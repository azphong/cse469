==> flow/design.v <==
module alu (a, b, ALUControl, Result, ALUFlags);
	input  logic  [31:0] a, b;
	input  logic [1:0] ALUControl;
	output logic [31:0] Result;
	output logic [3:0] ALUFlags;
	logic cout, x, diff_sign;
	logic [31:0] sum, b_mod;
	assign x = ~ALUControl[0] & ~ALUControl[1] & (a[31] == b[31]);
	assign diff_sign = a[31] ^ sum[31];
	fulladder32 FA(.A(a), .B(b_mod), .cin(ALUControl[0]), .sum(sum), .cout(cout));
   always_comb begin
		case (ALUControl[0])
			1'b0: b_mod = b;
			1'b1: b_mod = ~b;
		endcase;
		case (ALUControl)
			2'b00: Result = sum; 
         2'b01: Result = sum; 
			2'b10: Result = a & b;
			2'b11: Result = a | b;
      endcase
      ALUFlags[3] = Result[31];
      ALUFlags[2] = (Result == 32'b0);
		ALUFlags[1] = ~ALUControl[1] & cout;
      ALUFlags[0] = x & diff_sign & ~ALUControl[1];
	end
endmodule
module fulladder (A, B, cin, sum, cout);
	input logic A, B, cin;
	output logic sum, cout;
	assign sum = A ^ B ^ cin;
	assign cout = A&B | cin & (A^B);
endmodule
module fulladder_testbench();
	logic A, B, cin, sum, cout;
	fulladder dut (A, B, cin, sum, cout);
	integer i;
	initial begin
		for(i=0; i<2**3; i++) begin
		 {A, B, cin} = i; #10;
		end  
	end  
endmodule
module fulladder32 (A, B, cin, sum, cout);
	input logic [31:0] A;
	input logic [31:0] B;
	input logic cin;
	output logic [31:0] sum;
	output logic cout;
	logic c0, c1, c2, c3, c4, c5, c6, c7, c8, c9, c10, c11, c12, c13, c14, c15, c16, c17, c18, c19, c20, c21, c22, c23, c24, c25, c26, c27, c28, c29, c30;
	fulladder FA0(.A(A[0]), .B(B[0]), .cin(cin), .sum(sum[0]), .cout(c0));
	fulladder FA1(.A(A[1]), .B(B[1]), .cin(c0), .sum(sum[1]), .cout(c1));
	fulladder FA2(.A(A[2]), .B(B[2]), .cin(c1), .sum(sum[2]), .cout(c2));
	fulladder FA3(.A(A[3]), .B(B[3]), .cin(c2), .sum(sum[3]), .cout(c3));
	fulladder FA4(.A(A[4]), .B(B[4]), .cin(c3), .sum(sum[4]), .cout(c4));
	fulladder FA5(.A(A[5]), .B(B[5]), .cin(c4), .sum(sum[5]), .cout(c5));
	fulladder FA6(.A(A[6]), .B(B[6]), .cin(c5), .sum(sum[6]), .cout(c6));
	fulladder FA7(.A(A[7]), .B(B[7]), .cin(c6), .sum(sum[7]), .cout(c7));
	fulladder FA8(.A(A[8]), .B(B[8]), .cin(c7), .sum(sum[8]), .cout(c8));
	fulladder FA9(.A(A[9]), .B(B[9]), .cin(c8), .sum(sum[9]), .cout(c9));
	fulladder FA10(.A(A[10]), .B(B[10]), .cin(c9), .sum(sum[10]), .cout(c10));
	fulladder FA11(.A(A[11]), .B(B[11]), .cin(c10), .sum(sum[11]), .cout(c11));
	fulladder FA12(.A(A[12]), .B(B[12]), .cin(c11), .sum(sum[12]), .cout(c12));
	fulladder FA13(.A(A[13]), .B(B[13]), .cin(c12), .sum(sum[13]), .cout(c13));
	fulladder FA14(.A(A[14]), .B(B[14]), .cin(c13), .sum(sum[14]), .cout(c14));
	fulladder FA15(.A(A[15]), .B(B[15]), .cin(c14), .sum(sum[15]), .cout(c15));
	fulladder FA16(.A(A[16]), .B(B[16]), .cin(c15), .sum(sum[16]), .cout(c16));
	fulladder FA17(.A(A[17]), .B(B[17]), .cin(c16), .sum(sum[17]), .cout(c17));
	fulladder FA18(.A(A[18]), .B(B[18]), .cin(c17), .sum(sum[18]), .cout(c18));
	fulladder FA19(.A(A[19]), .B(B[19]), .cin(c18), .sum(sum[19]), .cout(c19));
	fulladder FA20(.A(A[20]), .B(B[20]), .cin(c19), .sum(sum[20]), .cout(c20));
	fulladder FA21(.A(A[21]), .B(B[21]), .cin(c20), .sum(sum[21]), .cout(c21));
	fulladder FA22(.A(A[22]), .B(B[22]), .cin(c21), .sum(sum[22]), .cout(c22));
	fulladder FA23(.A(A[23]), .B(B[23]), .cin(c22), .sum(sum[23]), .cout(c23));
	fulladder FA24(.A(A[24]), .B(B[24]), .cin(c23), .sum(sum[24]), .cout(c24));
	fulladder FA25(.A(A[25]), .B(B[25]), .cin(c24), .sum(sum[25]), .cout(c25));
	fulladder FA26(.A(A[26]), .B(B[26]), .cin(c25), .sum(sum[26]), .cout(c26));
	fulladder FA27(.A(A[27]), .B(B[27]), .cin(c26), .sum(sum[27]), .cout(c27));
	fulladder FA28(.A(A[28]), .B(B[28]), .cin(c27), .sum(sum[28]), .cout(c28));
	fulladder FA29(.A(A[29]), .B(B[29]), .cin(c28), .sum(sum[29]), .cout(c29));
	fulladder FA30(.A(A[30]), .B(B[30]), .cin(c29), .sum(sum[30]), .cout(c30));
	fulladder FA31(.A(A[31]), .B(B[31]), .cin(c30), .sum(sum[31]), .cout(cout));
endmodule
module fulladder32_testbench();
	logic [31:0] A, B, sum;
	logic cin, cout;
	fulladder32 dut (A, B, cin, sum, cout);
	integer i;
	initial begin
		 A = 32'd15; B = 32'd16; cin = 1'b0; #10;
		 A = 32'd15; B = 32'd16; cin = 1'b1; #10;
		 A = 32'd15; B = 32'd163; cin = 1'b0; #10;
		 A = 32'd15; B = 32'd216; cin = 1'b0; #10;
		 A = 32'd15; B = 32'd146; cin = 1'b0; #10;
	end  
endmodule
module reg_file (clk, wr_en, write_data, write_addr, read_addr1, read_addr2, read_data1, read_data2);
	input  logic  clk, wr_en;
	input	 logic [3:0] write_addr, read_addr1, read_addr2;
	input	 logic [31:0] write_data;
	output logic [31:0] read_data1, read_data2;
	logic [15:0][31:0] memory;
	always_ff @(posedge clk) begin
		if(wr_en) begin
			memory[write_addr] <= write_data;
		end
	end
	always_comb begin
		read_data1 <= memory[read_addr1];
		read_data2 <= memory[read_addr2];
	end
endmodule
module arm (
    input  logic        clk, rst,
    input  logic [31:0] Instr,
    input  logic [31:0] ReadData,
    output logic [31:0] WriteData, 
    output logic [31:0] PC, ALUResult,
    output logic        MemWrite
);
    logic [31:0] PCPrime, PCPlus4, PCPlus8;  
    logic [ 3:0] RA1, RA2;                   
    logic [31:0] RD1, RD2;                   
    logic [ 3:0] ALUFlags;                   
    logic [31:0] ExtImm, SrcA, SrcB;         
    logic [31:0] Result;                     
    logic PCSrc, MemtoReg, ALUSrc, RegWrite, FlagWrite;
    logic [1:0] RegSrc, ImmSrc, ALUControl;
	 logic [3:0] FlagsReg, cond;
    assign PCPrime = PCSrc ? Result : PCPlus4;   
    assign PCPlus4 = PC + 'd4;                   
    assign PCPlus8 = PCPlus4 + 'd4;              
    always_ff @(posedge clk) begin
        if (rst) PC <= '0;
        else     PC <= PCPrime;
    end
    assign RA1 = RegSrc[0] ? 4'd15        : Instr[19:16];
    assign RA2 = RegSrc[1] ? Instr[15:12] : Instr[ 3: 0];
    reg_file u_reg_file (
        .clk       (clk), 
        .wr_en     (RegWrite),
        .write_data(Result),
        .write_addr(Instr[15:12]),
        .read_addr1(RA1), 
        .read_addr2(RA2),
        .read_data1(RD1), 
        .read_data2(RD2)
    );
    always_comb begin
        if      (ImmSrc == 'b00) ExtImm = {{24{Instr[7]}},Instr[7:0]};           
        else if (ImmSrc == 'b01) ExtImm = {20'b0, Instr[11:0]};                  
        else                     ExtImm = {{6{Instr[23]}}, Instr[23:0], 2'b00};  
    end
    assign WriteData = (RA2 == 'd15) ? PCPlus8 : RD2;            
    assign SrcA      = (RA1 == 'd15) ? PCPlus8 : RD1;            
    assign SrcB      = ALUSrc        ? ExtImm  : WriteData;      
    alu u_alu (
        .a          (SrcA), 
        .b          (SrcB),
        .ALUControl (ALUControl),
        .Result     (ALUResult),
        .ALUFlags   (ALUFlags)
    );
    assign Result = MemtoReg ? ReadData : ALUResult;     
	 always_ff @(posedge clk) begin
			if (FlagWrite) FlagsReg = ALUFlags;
	 end
    assign cond = Instr[31:28];
    always_comb begin
        casez (Instr[27:20])
            8'b00?_0100_0 : begin    
                PCSrc    = 0;
                MemtoReg = 0; 
                MemWrite = 0; 
                ALUSrc   = Instr[25];  
                RegWrite = 1;
                RegSrc   = 'b00;
                ImmSrc   = 'b00; 
                ALUControl = 'b00;
					 FlagWrite = 0;
            end
            8'b00?_0010_0 : begin    
                PCSrc    = 0; 
                MemtoReg = 0; 
                MemWrite = 0; 
                ALUSrc   = Instr[25];  
                RegWrite = 1;
                RegSrc   = 'b00;
                ImmSrc   = 'b00; 
                ALUControl = 'b01;
					 FlagWrite = 0;
            end
            8'b000_0000_0 : begin
                PCSrc    = 0; 
                MemtoReg = 0; 
                MemWrite = 0; 
                ALUSrc   = 0; 
                RegWrite = 1;
                RegSrc   = 'b00;
                ImmSrc   = 'b00;     
                ALUControl = 'b10; 
					FlagWrite = 0; 
            end
            8'b000_1100_0 : begin
                PCSrc    = 0; 
                MemtoReg = 0; 
                MemWrite = 0; 
                ALUSrc   = 0; 
                RegWrite = 1;
                RegSrc   = 'b00;
                ImmSrc   = 'b00;     
                ALUControl = 'b11;
					 FlagWrite = 0;
            end
            8'b010_1100_1 : begin
                PCSrc    = 0; 
                MemtoReg = 1; 
                MemWrite = 0; 
                ALUSrc   = 1;
                RegWrite = 1;
                RegSrc   = 'b10;     
                ImmSrc   = 'b01; 
                ALUControl = 'b00;   
					 FlagWrite = 0;
            end
            8'b010_1100_0 : begin
					 PCSrc    = 0; 
					 MemtoReg = 0;  
					 MemWrite = 1; 
					 ALUSrc   = 1;
					 RegWrite = 0;
					 RegSrc   = 'b10;     
					 ImmSrc   = 'b01; 
					 ALUControl = 'b00;   
					 FlagWrite = 0;
            end
            8'b1010_???? : begin
					if((cond == 1110) ||
						(cond == 0000 && FlagsReg[2]) ||
						(cond == 0001 && !FlagsReg[2]) ||
						(cond == 1010 && (FlagsReg[3] == FlagsReg[0])) ||
						(cond == 1100 && !FlagsReg[3] && (FlagsReg[2] == FlagsReg[0])) ||
						(cond == 1101 && (FlagsReg[2] || (!FlagsReg[3] == FlagsReg[0]))) ||
						(cond == 1011 && (!FlagsReg[3] == FlagsReg[0]))
						) begin
						 PCSrc    = 1; 
						 MemtoReg = 0;
						 MemWrite = 0; 
						 ALUSrc   = 1;
						 RegWrite = 0;
						 RegSrc   = 'b01;
						 ImmSrc   = 'b10; 
						 ALUControl = 'b00;   
						 FlagWrite = 0;
					 end else begin
						 PCSrc    = 0; 
						 MemtoReg = 0; 
						 MemWrite = 0; 
						 ALUSrc   = 0; 
						 RegWrite = 0;
						 RegSrc   = 'b00;
						 ImmSrc   = 'b00;     
						 ALUControl = 'b00;
						 FlagWrite = 0;
					 end
            end
            8'b00?00101 : begin
					  PCSrc    = 0; 
					  MemtoReg = 0;
					  MemWrite = 0; 
					  ALUSrc   = Instr[25];
					  RegWrite = 1;
					  RegSrc   = 'b00;
					  ImmSrc   = 'b00; 
					  ALUControl = 'b01;   
					  FlagWrite = 1;
            end
			default: begin
					  PCSrc    = 0; 
					  MemtoReg = 0;  
					  MemWrite = 0; 
					  ALUSrc   = 0;
					  RegWrite = 0;
					  RegSrc   = 'b00;
					  ImmSrc   = 'b00; 
					  ALUControl = 'b00;   
					  FlagWrite = 0;
			end
        endcase
    end
endmodule
From RTL to reports: arm
Tool output for the design above, in the order of the flow.
Line numbers count from 1 in the design file above.
Library cell names are shortened.
The mark n/a stands for no value.

inputs
  top module = arm
  clock = clk
  standard-cell library = sky130hd
  library corner = tt_025C_1v80

Word level
Yosys after proc, flatten, opt, wreduce and memory -nomap, before mapping. Enables and synchronous resets that opt folds into registers are not counted as muxes. Memory bits, and registers merged into a memory's read port (data or address), are not among the register bits. Print and check cells are not counted.

cells by class
  bitwise logic cells = 174
  reduce/logical cells = 14
  add/sub/neg operators = 3
  shifts and indexed selects = 4
  multiplexer cells = 23
  equality and inequality tests = 15

operator list
  operator                                                                    count
  512-bit by 10-bit indexed select with 32-bit output                         2
  32-bit by 33-bit variable shift with 512-bit output                         1
  32-bit by 33-bit variable shift with 512-bit output (first input constant)  1
  512-bit AND                                                                 1
  512-bit OR                                                                  1
  512-bit inverter                                                            1
  32-bit two-way mux                                                          7
  32-bit parallel mux with 3-bit select                                       1
  1-bit AND                                                                   69
  1-bit XOR                                                                   65
  32-bit by 3-bit adder with 32-bit output (second input constant)            2
  32-bit parallel mux with 2-bit select                                       1
  9-bit negation with 33-bit output                                           1
  1-bit OR                                                                    32
  32-bit AND                                                                  1
  32-bit OR                                                                   1
  32-bit inverter                                                             1
  32-bit zero test                                                            1
  8-bit by 7-bit == test with 1-bit output (second input constant)            2
  7-bit by 3-bit == test with 1-bit output (second input constant)            2
  4-bit == test (second input constant)                                       3
  8-bit by 5-bit == test with 1-bit output (second input constant)            1
  8-bit zero test                                                             1
  2-bit parallel mux with 2-bit select                                        2
  4-bit two-way mux                                                           2
  7-bit by 4-bit == test with 1-bit output (second input constant)            1
  1-bit two-way mux                                                           7
  2-bit OR reduction                                                          3

Not listed: further kinds 15, cells in them 20.

word-level totals
  input bits = 66
  bits in registers = 547
  output and inout bits = 97

Longest topological paths
Yosys ltp: most cells in a row. Word level: on the elaborated netlist, between registers, memories and ports. Mapped: between sequential cells and ports; inverters and the memories' decode and read muxes count.

depth
  depth after elaboration = 79
  ABC_AREA = 0
  mapped depth = 51
  mapped depth without buffers = 45

After synthesis
Yosys stat after the flow's synthesis: flattened, memories mapped to cells. It holds for the ABC_AREA given above (unset counts as 0); a run with the other value may have another netlist.

cell types
  cell      count
  edfxtp_1  502
  nand2_1   752
  o21ai_0   541
  mux4_2    68
  mux2i_1   138
  a21oi_1   224
  clkbuf_1  292
  mux2_2    89
  a211oi_1  115
  nand3_1   137
  dfxtp_1   32
  nor2_1    161
  fa_1      30
  xnor2_1   62
  and3_1    48
  nor3_1    60
  buf_2     59
  a31oi_1   46

Not listed: further types 87, cells in them 801.

mapped netlist
  area of sequential cells = 0.0157151 mm²
  mapped area = 0.0378238 mm²
  cells in the netlist = 4157
  mapped flip-flops = 534

By module: a second synthesis without flattening, with its own total; a netlist apart from the flattened one above.

unflattened totals
  cell total of the unflattened synthesis = 2701
  area total of the unflattened synthesis = 0.0352801 mm²

Each row is one instance without its submodules.

modules
  module       area (mm²)  instances  cells
  reg_file     0.0287125   1          1793
  arm          0.004737    1          680
  alu          0.0011899   1          196
  fulladder    0.00002     32         1
  fulladder32  0           1          0

Worst setup path after synthesis
Path of least setup slack by OpenSTA after synthesis, without wires, with an ideal clock, recovery checks aside; 20% of the period is set as input and as output delay. Where synthesis merged equal registers, the netlist keeps one of their names.

timing path after synthesis
  kind = input -> output
  start point = input port Instr[22]
  end point = output port ALUResult[31]
  path buffers = 5
  clock period = 33.0 ns
  external input delay = 6.600 ns
  stages = 46
  slack = 3.245 ns
  delay of the path = 16.555 ns
  data required time = 26.400 ns
  arrival time = 23.155 ns
  period reached after synthesis = 29.755 ns

"delay of the path" is the arrival time less input delay plus setup time.
A path that ends at an output port has no setup time.
"stages" counts driving pins, that of a launching flip-flop among them; a cell with two outputs on the path counts twice.
"period reached after synthesis" = period - worst setup slack (recovery checks aside). The figure is calculated, with input and output delays left at 20% of the set period.
The rows between start and end are the longest chain of elaborated cells between them; the timing report does not say that the signal goes this way. Where chains are equally long, one stands for them.
Each line given opens the expression or statement behind the cell; cells for indexed reads and writes are added by Yosys, which also makes memories of some case tables.

between the ends, after synthesis
  cells stage by stage = clkbuf_1 > or3b_1 > buf_2 > o21ai_1 > nand2_2 > buf_6 > clkbuf_1 > mux4_2 > a2111oi_0 > a21oi_1 > a21oi_1 > xnor2_1 > fa_1 > fa_1 > fa_1 > fa_1 > fa_1 > fa_1 > [... 10 more ...] > fa_1 > fa_1 > fa_1 > fa_1 > fa_1 > fa_1 > fa_1 > fa_1 > fa_1 > fa_1 > fa_1 > fa_1 > inv_1 > fa_1 > fa_1 > nor3b_1 > a2111oi_4 > buf_4
  length of the longest elaborated chain = 74
  elaborated cells on any way between the ends = 164
  those cells by class = eq/ne (12); shift (2); mux (13); logic (130); reduce/logical (7)

RTL lines, path after synthesis
  item                                                 line  text
  start, declared                                      115   input  logic [31:0] Instr,
  8-bit by 7-bit == test with 1-bit output             170   casez (Instr[27:20])
  2-bit OR reduction                                   n/a
  2-bit parallel mux with 2-bit select                 170
  4-bit two-way mux                                    138   assign RA2 = RegSrc[1] ? Instr[15:12] : Instr[ 3: 0];
  512-bit by 10-bit indexed select with 32-bit output  110   read_data2 <= memory[read_addr2];
  32-bit two-way mux                                   154   assign WriteData = (RA2 == 'd15) ? PCPlus8 : RD2;
  32-bit two-way mux                                   156   assign SrcB      = ALUSrc        ? ExtImm  : WriteData;
  [... 60 more ...]                                    n/a
  1-bit OR                                             32    assign cout = A&B | cin & (A^B);
  1-bit AND                                            32
  1-bit OR                                             32
  1-bit AND                                            32
  1-bit OR                                             32
  1-bit XOR                                            31    assign sum = A ^ B ^ cin;
  32-bit parallel mux with 3-bit select                16    case (ALUControl)
  end, declared                                        118   output logic [31:0] PC, ALUResult,

Path in the finished layout
Path of least setup slack in the final report of stored run 1 (OpenROAD, finished layout, wires in). Where an end is a register, its clock arrival counts in the times.

timing path after layout
  kind = input -> output
  start point = input port Instr[26]
  end point = output port ALUResult[31]
  arrival time = 25.63 ns
  slack = 0.05 ns
  external input delay = 6.42 ns
  clock period = 32.1 ns
  data required time = 25.68 ns
  stages = 45
  path buffers = 3

The rows between start and end are the longest chain of elaborated cells between them; the timing report does not say that the signal goes this way. Where chains are equally long, one stands for them.

between the ends, after layout
  cells stage by stage = clkdlybuf4s50_1 > and4bb_2 > buf_4 > nand3_1 > a22oi_1 > nand2_1 > a21oi_1 > a2111oi_0 > a21oi_1 > a21oi_1 > xnor2_1 > fa_1 > fa_1 > fa_1 > fa_1 > fa_1 > fa_1 > fa_1 > [... 9 more ...] > fa_1 > fa_1 > fa_1 > fa_1 > fa_1 > fa_1 > fa_1 > fa_1 > fa_1 > fa_1 > fa_1 > fa_1 > inv_1 > fa_1 > fa_1 > nor3b_1 > a2111oi_4 > clkdlybuf4s50_1
  length of the longest elaborated chain = 74
  elaborated cells on any way between the ends = 165
  those cells by class = eq/ne (13); shift (2); mux (13); logic (130); reduce/logical (7)

RTL lines, path after layout
  item                                                 line  text
  start, declared                                      115   input  logic [31:0] Instr,
  8-bit by 7-bit == test with 1-bit output             170   casez (Instr[27:20])
  2-bit OR reduction                                   n/a
  2-bit parallel mux with 2-bit select                 170
  4-bit two-way mux                                    138   assign RA2 = RegSrc[1] ? Instr[15:12] : Instr[ 3: 0];
  512-bit by 10-bit indexed select with 32-bit output  110   read_data2 <= memory[read_addr2];
  32-bit two-way mux                                   154   assign WriteData = (RA2 == 'd15) ? PCPlus8 : RD2;
  32-bit two-way mux                                   156   assign SrcB      = ALUSrc        ? ExtImm  : WriteData;
  [... 60 more ...]                                    n/a
  1-bit OR                                             32    assign cout = A&B | cin & (A^B);
  1-bit AND                                            32
  1-bit OR                                             32
  1-bit AND                                            32
  1-bit OR                                             32
  1-bit XOR                                            31    assign sum = A ^ B ^ cin;
  32-bit parallel mux with 3-bit select                16    case (ALUControl)
  end, declared                                        118   output logic [31:0] PC, ALUResult,

## Implementation results

Settings and measured results of 2 stored flow runs for module arm (sky130hd), not sorted in any way. The constraints put input and output delay at 20% of the set period each and load the outputs with 0.01 pF.
"achieved clock period" is the run's clock period less its worst setup slack. It is reckoned from that one timing run; input and output delays stay at 20% of the period that was set.
"worst setup path time" means the part of the period allowed to the worst setup path (the constraints hold back 20% at inputs and 20% at outputs) less its slack; where the path has registers, the arrival times of their clocks count too.
"power" rests on the timing tool's default activity at the inputs, not on a simulated workload.

Stored run 1
==> flow/run.sh <==
#!/bin/bash
# the make line also repeats the synthesis and layout settings of config.mk as NAME=value (left out here)
make -C /OpenROAD-flow-scripts/flow DESIGN_CONFIG=/design/flow/config.mk WORK_HOME=/design/flow/orfs CLKGATE_MAP_FILE= finish
==> flow/config.mk <==
export PLATFORM = sky130hd
export DESIGN_NAME = arm
export DESIGN_NICKNAME = arm
export VERILOG_FILES = /design/flow/design.v
export SDC_FILE = /design/flow/constraint.sdc
export NUM_CORES = 4
export LEC_CHECK = 0
export CAP_MARGIN = 25
export CELL_PAD_IN_SITES_GLOBAL_PLACEMENT = 1
export CORE_MARGIN = 2
export CORE_UTILIZATION = 37
export GPL_ROUTABILITY_DRIVEN = 0
export GPL_TIMING_DRIVEN = 1
export MAX_ROUTING_LAYER = met5
export PLACE_DENSITY_LB_ADDON = 0.21
export SETUP_SLACK_MARGIN = -1.18
export SLEW_MARGIN = 20
==> flow/constraint.sdc <==
create_clock -name core_clock -period 32.1 [get_ports {clk}]
set_input_delay 6.4200 -clock core_clock [delete_from_list [all_inputs] [get_ports {clk}]]
set_output_delay 6.4200 -clock core_clock [all_outputs]
set_load 0.01 [all_outputs]

==> results of stored run 1 <==
chip area after synthesis (Yosys): 0.0378238 mm²
die area: 0.104801 mm²
standard-cell area of the final layout: 0.0434742 mm²
utilization: 42.8%
worst setup slack after layout: 0.052 ns
total negative slack: 0.000 ns
worst hold slack: 0.559 ns
power: 2.229 mW
achieved clock period: 32.048 ns
worst setup path time: 19.21 ns
worst setup path kind: input -> output

Stored run 2
==> flow/run.sh <==
#!/bin/bash
# the make line also repeats the synthesis and layout settings of config.mk as NAME=value (left out here)
make -C /OpenROAD-flow-scripts/flow DESIGN_CONFIG=/design/flow/config.mk WORK_HOME=/design/flow/orfs CLKGATE_MAP_FILE= finish
==> flow/config.mk <==
export PLATFORM = sky130hd
export DESIGN_NAME = arm
export DESIGN_NICKNAME = arm
export VERILOG_FILES = /design/flow/design.v
export SDC_FILE = /design/flow/constraint.sdc
export NUM_CORES = 4
export LEC_CHECK = 0
export ABC_AREA = 1
export CAP_MARGIN = 20
export CELL_PAD_IN_SITES_GLOBAL_PLACEMENT = 0
export CORE_ASPECT_RATIO = 0.79
export CORE_MARGIN = 2
export CORE_UTILIZATION = 71
export CTS_CLUSTER_DIAMETER = 353
export MIN_ROUTING_LAYER = met2
export PLACE_DENSITY_LB_ADDON = 0.29
export SLEW_MARGIN = 20
==> flow/constraint.sdc <==
create_clock -name core_clock -period 37.4 [get_ports {clk}]
set_input_delay 7.4800 -clock core_clock [delete_from_list [all_inputs] [get_ports {clk}]]
set_output_delay 7.4800 -clock core_clock [all_outputs]
set_load 0.01 [all_outputs]

==> results of stored run 2 <==
did not finish, routing stopped with GRT-0116
